==> flow/design.v <==
`timescale 1ns / 100 ps
module BoothRadix4 #(parameter N = 18)   
(
    output reg [2*N-1:0] product,    
    output reg           done,       
    input wire [N-1:0]   mplier,     
    input wire [N-1:0]   mcand,      
    input wire           n_reset,    
    input wire           start,      
    input wire           clk         
);
parameter IDLE = 2'b01, BUSY = 2'b10;   
reg [1:0] state_reg, state_next;   
reg [$clog2(N>>1):0] q_reg, q_next;   
reg [2*N:0] prod_reg, prod_next;   
reg result_reg;   
reg [N-1:0] mcand_reg, mcand_next;   
reg q_add, q_reset;   
always @ (posedge clk) begin : FSM_Synch
    if (n_reset == 1'b0) begin   
        state_reg <= IDLE;   
        q_reg <= {($clog2(N>>1)+1){1'b0}};   
        prod_reg <= {(2*N+1){1'b0}};   
        result_reg <= 1'b0;   
        mcand_reg <= {N{1'b0}};   
    end else begin   
        q_reg <= q_next;   
        state_reg <= state_next;   
        prod_reg <= {prod_next[2*N], prod_next[2*N:1]};   
        result_reg <= prod_next[0];   
        mcand_reg <= mcand_next;   
    end
end
always @ (q_reset, q_add, q_reg) begin : Counter
    case ({q_reset, q_add})   
        2'b00: q_next = q_reg;   
        2'b01: q_next = q_reg + 1;   
        default: q_next = {($clog2(N>>1)+1){1'b0}};   
    endcase
end
always @ (*) begin : FSM_Comb
    q_add = 1'b0;   
    q_reset = 1'b0;   
    done = 1'b0;   
    state_next = state_reg;   
    prod_next = prod_reg;   
    mcand_next = mcand_reg;   
    case (state_reg)
        IDLE: begin   
            if (start == 1'b1) begin   
                mcand_next = mcand;   
                prod_next = {{(N){1'b0}}, mplier, 1'b0};   
                state_next = BUSY;   
            end else begin
                mcand_next = mcand_reg;   
            end
        end
        BUSY: begin   
            q_add = 1'b1;   
            if ((q_reg == (N >> 1)) && (start != 1'b1)) begin   
                done = 1'b1;   
                q_add = 1'b0;   
                q_reset = 1'b1;   
                state_next = IDLE;   
            end
            case ({prod_reg[1:0], result_reg})
                3'b001: prod_next = {({prod_reg[2*N], prod_reg[2*N:N+1]} + {mcand_reg[N-1], mcand_reg}), prod_reg[N:1]};   
                3'b010: prod_next = {({prod_reg[2*N], prod_reg[2*N:N+1]} + {mcand_reg[N-1], mcand_reg}), prod_reg[N:1]};   
                3'b011: prod_next = {({prod_reg[2*N], prod_reg[2*N:N+1]} + {mcand_reg, 1'b0}), prod_reg[N:1]};   
                3'b100: prod_next = {({prod_reg[2*N], prod_reg[2*N:N+1]} - {mcand_reg, 1'b0}), prod_reg[N:1]};   
                3'b101: prod_next = {({prod_reg[2*N], prod_reg[2*N:N+1]} - {mcand_reg[N-1], mcand_reg}), prod_reg[N:1]};   
                3'b110: prod_next = {({prod_reg[2*N], prod_reg[2*N:N+1]} - {mcand_reg[N-1], mcand_reg}), prod_reg[N:1]};   
                default: prod_next = {prod_reg[2*N], prod_reg[2*N:1]};   
            endcase
        end
    endcase
end
always @ (posedge clk) begin : Synch_Output
    if (done) begin   
        product <= prod_reg[2*N:1];   
    end
end
endmodule
# Tool chain data of BoothRadix4
# The steps from the RTL of BoothRadix4 to its reports follow in flow order.
# Lines are those of the file above, counted from 1.
# Library cell names are shortened.
# Not given: -
# setup
design	BoothRadix4
clock_port	clk
cell_library	sky130hd
lib_corner	tt_025C_1v80

# Elaborated design
# Source: Yosys, flattened and elaborated, memories not mapped. Widths are those after wreduce. Registers that Yosys merges into a memory's read port (data or address) are not register bits. Print and check cells do not count. Equal cells are merged and count once.
# word_totals
register_bits	97
wordCells	42
input_bits	39
# op_classes
n_eq	12
add_sub_neg	5
reduce_logical	7
n_logic	1
muxes	11
# ops
op	n
case mux 37 bit (select 4 bit)	1
case mux 37 bit (select 2 bit)	1
two-way mux 37 bit	1
adder 17 x 18 -> 19 bit	1
subtractor 17 x 18 -> 19 bit	1
adder 19 bit	1
subtractor 19 bit	1
case mux 5 bit (select 2 bit)	1
equality test 3 bit (second input constant)	3
equality test 3 x 2 -> 1 bit (second input constant)	2
adder 5 x 1 -> 5 bit (second input constant)	1
equality test 5 x 4 -> 1 bit (second input constant)	1
equality test 2 x 1 -> 1 bit (second input constant)	2
inequality test 2 bit (second input constant)	2
OR reduction 2 bit	2
case mux 2 bit (select 2 bit)	1
two-way mux 2 bit	2
two-way mux 1 bit	4
equality test 3 x 1 -> 1 bit (second input constant)	1
AND reduction 3 bit	1
equality test 2 bit (second input constant)	1
logical NOT 2 bit	1
AND reduction 2 bit	1
nonzero test 2 bit	1
logical AND 1 bit	1
inverter 1 bit	1

# Logic depth
# Depth = most cells in a row (Yosys ltp): at word level without a register or memory, in the mapped netlist without a sequential cell, where the memories' decode and read muxes count.
# depth
word_depth	6
ABC_AREA	0
mapped_depth	16
ltp_nobuf	16

# Mapped cells and area
# The flow's flattened synthesis, as Yosys stat reports it; memories are mapped. The netlist is that of the ABC_AREA named above (0 if unset); the other value can give another one.
# Totals and module areas in this step are rounded.
# mapped
n_buf	42
synth_area_um2	6410
cells	725
ffs	97
seq_area_um2	2290
# by_type
cell_type	n	type_area_um2
dfxtp_1	62	1241.19
edfxtp_1	35	1.05E+03
ha_1	38	475.456
nand2_1	100	375.36
xnor2_1	31	271.51
a21boi_0	35	262.752
xor2_1	30	262.752
mux2_2	16	180.173
nor2_1	48	180.173
a22oi_1	22	165.158
a21oi_1	32	160.154
a21o_1	16	120.115
clkbuf_1	27	101.347
o21ai_1	20	100.096
o21ai_0	18	90.086
nor2b_1	14	87.584
nand3_1	16	80.077
nand2b_1	10	62.56
# Not listed: further types 50, cells in them 155.

# Worst setup path after synthesis
# OpenSTA on the mapped netlist: ideal clock, no wires. The path of least setup slack (recovery checks aside). Input and output delay are each 20% of the period. Register names are those of the netlist, which keeps one name where synthesis merged equal registers.
# synth_timing
kind	reg2reg
start	register mcand_reg[0]
end	register prod_reg[33]
path_delay_ps	3429
clock_period_ps	3760
stages	16
setup_time_ps	72
path_slack_ps	331
launch_ps	0
t_arrival_ps	3357
synth_period_reached_ps	3429
# "path_delay_ps" = arrival - input delay + setup time.
# "stages" counts driving pins, that of a launching flip-flop among them; a cell with two outputs on the path counts twice.
# "synth_period_reached_ps" = period - worst setup slack (recovery checks aside). The figure is calculated, with input and output delays left at 20% of the set period.
# The rows between start and end are the longest chain of elaborated cells between them; the timing report does not say that the signal goes this way. Where chains are equally long, one stands for them.
# Each line given opens the expression or statement behind the cell; cells for indexed reads and writes are added by Yosys, which also makes memories of some case tables.
# synth_between
path_cell_list	dfxtp_1 inv_1 ha_1 or4b_4 nor4_1 nor2_1 xnor2_1 ha_1 and3_1 and3_1 a2111oi_2 nor3_1 o21ai_1 nand3_1 a31oi_1 a2bb2oi_1
elab_chain_len	3
cone_cells	6
classes_between	add/sub (4); mux (2)
# synth_rtl
item	line_no	source
from (decl)	17	reg [N-1:0] mcand_reg, mcand_next;
from (assign)	25	mcand_reg <= {N{1'b0}};
from (assign)	31	mcand_reg <= mcand_next;
subtractor 17 x 18 -> 19 bit	72	3'b110: prod_next = {({prod_reg[2*N], prod_reg[2*N:N+1]} - {mcand_reg[N-1], mcand_reg}), prod_reg[N:1]};
case mux 37 bit (select 4 bit)	66	case ({prod_reg[1:0], result_reg})
case mux 37 bit (select 2 bit)	48	case (state_reg)
to (assign)	23	prod_reg <= {(2*N+1){1'b0}};
to (assign)	29	prod_reg <= {prod_next[2*N], prod_next[2*N:1]};
to (decl)	15	reg [2*N:0] prod_reg, prod_next;

# Worst path after layout
# Path of least setup slack in the final report of flow run A (OpenROAD, finished layout, wires in). Where an end is a register, its clock arrival counts in the times.
# The path's times are printed in steps of 10 ps; the period is the one set.
# layout_timing
kind	reg2reg
start	register mcand_reg[1]
end	register prod_reg[33]
t_arrival_ps	3670
stages	15
clock_period_ps	3350
path_slack_ps	-80
launch_ps	350
setup_time_ps	100
# The rows between start and end are the longest chain of elaborated cells between them; the timing report does not say that the signal goes this way. Where chains are equally long, one stands for them.
# layout_between
path_cell_list	dfxtp_2 inv_2 ha_4 or4b_4 or4_4 nor2_4 nor2_2 xnor2_1 ha_1 a211oi_2 o2111ai_2 a41oi_2 xor2_1 o211ai_1 a2bb2oi_1
elab_chain_len	3
cone_cells	6
classes_between	add/sub (4); mux (2)
# layout_rtl
item	line_no	source
from (decl)	17	reg [N-1:0] mcand_reg, mcand_next;
from (assign)	25	mcand_reg <= {N{1'b0}};
from (assign)	31	mcand_reg <= mcand_next;
subtractor 17 x 18 -> 19 bit	72	3'b110: prod_next = {({prod_reg[2*N], prod_reg[2*N:N+1]} - {mcand_reg[N-1], mcand_reg}), prod_reg[N:1]};
case mux 37 bit (select 4 bit)	66	case ({prod_reg[1:0], result_reg})
case mux 37 bit (select 2 bit)	48	case (state_reg)
to (assign)	23	prod_reg <= {(2*N+1){1'b0}};
to (assign)	29	prod_reg <= {prod_next[2*N], prod_next[2*N:1]};
to (decl)	15	reg [2*N:0] prod_reg, prod_next;

## Implementation results

Design BoothRadix4 on sky130hd. What follows are 2 stored runs of the flow, each under its own settings; their order means nothing. The constraints put input and output delay at 20% of the set period each and load the outputs with 0.01 pF.
"achievedPeriod_ps" = clock period - worst setup slack. The figure is calculated, with input and output delays left at 20% of the set period.
"worst_path_time_ps": the worst setup path's part of the clock period (all of it between registers, 20% less for each end at a port) less its slack. A launch clock that arrives late makes it longer, a capture clock that arrives late makes it shorter.
"design_power_mw": no workload was simulated; the value follows from the tool's default switching activity.
"worst_path_time_ps" is given in steps of 10 ps.
The measured numbers are rounded.

Flow run A, flow files:
==> flow/run.sh <==
#!/bin/bash
# the make line also repeats the synthesis and layout settings of config.mk as NAME=value (left out here)
make -C /OpenROAD-flow-scripts/flow DESIGN_CONFIG=/design/flow/config.mk WORK_HOME=/design/flow/orfs CLKGATE_MAP_FILE= finish
==> flow/config.mk <==
export PLATFORM = sky130hd
export DESIGN_NAME = BoothRadix4
export DESIGN_NICKNAME = BoothRadix4
export VERILOG_FILES = /design/flow/design.v
export SDC_FILE = /design/flow/constraint.sdc
export NUM_CORES = 4
export LEC_CHECK = 0
export CAP_MARGIN = 20
export CORE_MARGIN = 2
export CORE_UTILIZATION = 40
export SLEW_MARGIN = 20
==> flow/constraint.sdc <==
create_clock -name core_clock -period 3.35 [get_ports {clk}]
set_input_delay 0.6700 -clock core_clock [delete_from_list [all_inputs] [get_ports {clk}]]
set_output_delay 0.6700 -clock core_clock [all_outputs]
set_load 0.01 [all_outputs]

==> results of flow run A, as CSV <==
result,value
worst_path_time_ps,3430
worst_path_kind,"reg2reg"
util_frac,0.522
yosys.chip_area_um2,6410
die_footprint_um2,17100
ws_hold_ps,485
design_power_mw,3.64
finalCellArea_um2,8230
worstSetupSlack_ps,-84
achievedPeriod_ps,3434
total_negative_slack_ps,-177

Flow run B, flow files:
==> flow/run.sh <==
#!/bin/bash
# the make line also repeats the synthesis and layout settings of config.mk as NAME=value (left out here)
make -C /OpenROAD-flow-scripts/flow DESIGN_CONFIG=/design/flow/config.mk WORK_HOME=/design/flow/orfs CLKGATE_MAP_FILE= finish
==> flow/config.mk <==
export PLATFORM = sky130hd
export DESIGN_NAME = BoothRadix4
export DESIGN_NICKNAME = BoothRadix4
export VERILOG_FILES = /design/flow/design.v
export SDC_FILE = /design/flow/constraint.sdc
export NUM_CORES = 4
export LEC_CHECK = 0
export ABC_AREA = 1
export CAP_MARGIN = 0
export CELL_PAD_IN_SITES_GLOBAL_PLACEMENT = 3
export CORE_ASPECT_RATIO = 0.92
export CORE_MARGIN = 2
export CORE_UTILIZATION = 34
export GPL_ROUTABILITY_DRIVEN = 1
export PLACE_DENSITY = 0.36
export SLEW_MARGIN = 20
==> flow/constraint.sdc <==
create_clock -name core_clock -period 3.6 [get_ports {clk}]
set_input_delay 0.7200 -clock core_clock [delete_from_list [all_inputs] [get_ports {clk}]]
set_output_delay 0.7200 -clock core_clock [all_outputs]
set_load 0.01 [all_outputs]

==> results of flow run B, as CSV <==
result,value
worst_path_time_ps,3270
worst_path_kind,"reg2reg"
util_frac,0.415
yosys.chip_area_um2,6420
die_footprint_um2,20000
ws_hold_ps,459
design_power_mw,3.18
finalCellArea_um2,7720
worstSetupSlack_ps,332
achievedPeriod_ps,3268
total_negative_slack_ps,0
